==> flow/design.v <==
module program_counter (
  input enable,
  input clock,
  input reset,
  input jump,
  input jz,
  input zero_flag,
  input [7:0] jump_address,
  output reg [7:0] result);
  reg [7:0] next_address;
  always @(posedge clock or posedge reset) begin
    if (reset) begin
      result <= 8'h00;
    end else begin
      if (enable) begin
        if (jump || (jz && zero_flag)) begin
          result <= jump_address;
        end else begin
          next_address = result == 127 ? 0 : result + 1;
          result <= next_address;
        end
      end
    end
  end
endmodule
[From RTL to reports: program_counter]
What the tools print for program_counter, step after step.
Lines are those of the file above, counted from 1.
Operators: Yosys type, input widths -> output width; for muxes data width and select width s.
Cell names lack the library's common part.
Not given: -
Set-up
  top module: program_counter
  clock: clock
  library: sky130hd
  corner: tt_025C_1v80

[After elaboration]
Counts by Yosys on the flattened word-level netlist (proc, flatten, opt, wreduce; memories kept). Register bits leave out memories and registers merged into their read ports (data or address); mux counts leave out enables and synchronous resets folded into registers. Print and check cells are left out. Cells with the same type and inputs are merged into one.
Cells by class
  $add $sub $neg: 1
  equality and inequality tests: 1
  multiplexer cells: 2
  reductions and logical operators: 2
Operators by type and width (number)
  $mux 8: 2
  $add 8x1->8 const B: 1
  $eq 8x7->1 const B: 1
  $logic_and 1x1->1: 1
  $logic_or 1x1->1: 1
Word-level totals
  flip-flop bits (word level): 8
  input port bits: 14
  output and inout port bits: 8
  word-level cells: 7

[Longest topological paths]
Yosys ltp: most cells in a row. Word level: on the elaborated netlist, between registers, memories and ports. Mapped: between sequential cells and ports; inverters and the memories' decode and read muxes count.
Logic depth
  word-level depth: 3
  ABC_AREA: 0
  gate-level depth with buffers: 4
  mapped depth without buffers: 4

[Synthesis result]
Yosys stat after the flow's synthesis: flattened, memories mapped to cells. It holds for the ABC_AREA given above (unset counts as 0); a run with the other value may have another netlist.
The area totals of this step are shown rounded.
Mapped netlist
  cells in the netlist: 61
  chip area (Yosys): 538 µm²
  sequential area: 200 µm²
  flip-flop cells: 8
Cells by type (number)
  dfrtp_1: 8
  a2bb2oi_1: 5
  nand2_1: 8
  o211ai_1: 3
  or4_1: 3
  mux2i_1: 2
  nand3_1: 4
  o311ai_0: 2
  a21oi_1: 3
  o21ai_0: 3
  ha_1: 1
  nand2b_1: 2
  inv_1: 3
  nand3b_2: 1
  buf_2: 2
  o2111ai_1: 1
  o2bb2ai_1: 1
  o311ai_1: 1
Other cell types: 8; their cells: 8.

[Path before layout]
OpenSTA on the mapped netlist: ideal clock, no wires. The path of least setup slack (recovery checks aside). Input and output delay are each 20% of the period. Register names are those of the netlist, which keeps one name where synthesis merged equal registers.
Path post-synthesis
  path type: input to register
  from: in jz
  to: reg result[7]
  period: 3.5 ns
  external input delay: 0.700 ns
  setup time: 0.144 ns
  time at the first pin: 0.700 ns
  arrival: 1.467 ns
  required time: 3.356 ns
  setup slack: 1.889 ns
  delay of the path: 0.911 ns
  stages on the path: 4
  buffers on the path: 1
  synthesis period reached: 1.611 ns
"delay of the path" = arrival - input delay + setup time.
"stages on the path": output pins that drive a net of the path, with the launching flip-flop's if there is one; two outputs of one cell count as two.
"synthesis period reached" is the clock period less the worst setup slack; recovery checks do not enter. This is arithmetic on one report: input and output delays are still those of the set period (20% each).
Between the ends stands the longest chain of elaborated cells between them, by number of cells; it is not shown to be the way that was timed. Of several equally long chains one is given.
A line is the first line of the expression or statement that the cell stems from. Yosys adds cells for indexed reads and writes and turns some case tables into memories.
At most two assigning lines are given for a register; there are more.
Between the ends, post-synthesis
  cells stage by stage: a21oi_1 > buf_2 > a2bb2oi_1 > o311ai_1
  length of the longest elaborated chain: 3
  elaborated cells between the ends (all ways): 3
  RTL lines with such cells: 1
  classes of those cells: 1 x mux; 2 x reduce/logical
Ends and longest elaborated chain, post-synthesis
  start, declared: RTL line 6  | input jz,
  $logic_and 1x1->1: RTL line 16  | if (jump || (jz && zero_flag)) begin
  $logic_or 1x1->1: RTL line 16
  $mux 8: RTL line 16
  end, assigned: RTL line 17  | result <= jump_address;
  end, assigned: RTL line 20  | result <= next_address;
  end, declared: RTL line 9  | output reg [7:0] result);

Ticket comment

Stored flow runs of program_counter (2 of them; Yosys, OpenROAD, sky130hd). They differ in their settings and are not a sequence. Constraints: input delay and output delay 20% of the set period each, output load 0.01 pF.

==> run A: settings <==
{ "period_ns": 2.93, "CORE_UTILIZATION": 31, "SETUP_SLACK_MARGIN": 0.38, "PLACE_DENSITY_LB_ADDON": 0.2, "CORE_ASPECT_RATIO": 0.53, "CELL_PAD_IN_SITES_GLOBAL_PLACEMENT": 0, "CELL_PAD_IN_SITES_DETAIL_PLACEMENT": 1, "ABC_AREA": 0, "CTS_CLUSTER_DIAMETER": 184, "SLEW_MARGIN": 10, "CAP_MARGIN": 20, "CORE_MARGIN": 2 }
==> run A: results <==
no final report: floorplanning broke off with PDN-0185

==> run B: settings <==
{ "period_ns": 1.19, "CORE_UTILIZATION": 48, "PLACE_DENSITY_LB_ADDON": 0.03, "HOLD_SLACK_MARGIN": 0.3, "CELL_PAD_IN_SITES_GLOBAL_PLACEMENT": 1, "GPL_ROUTABILITY_DRIVEN": 0, "CTS_CLUSTER_SIZE": 63, "CAP_MARGIN": 30, "MAX_ROUTING_LAYER": "met4", "CORE_MARGIN": 2, "SLEW_MARGIN": 20 }
==> run B: results <==
no final report: placement broke off with FLW-0024
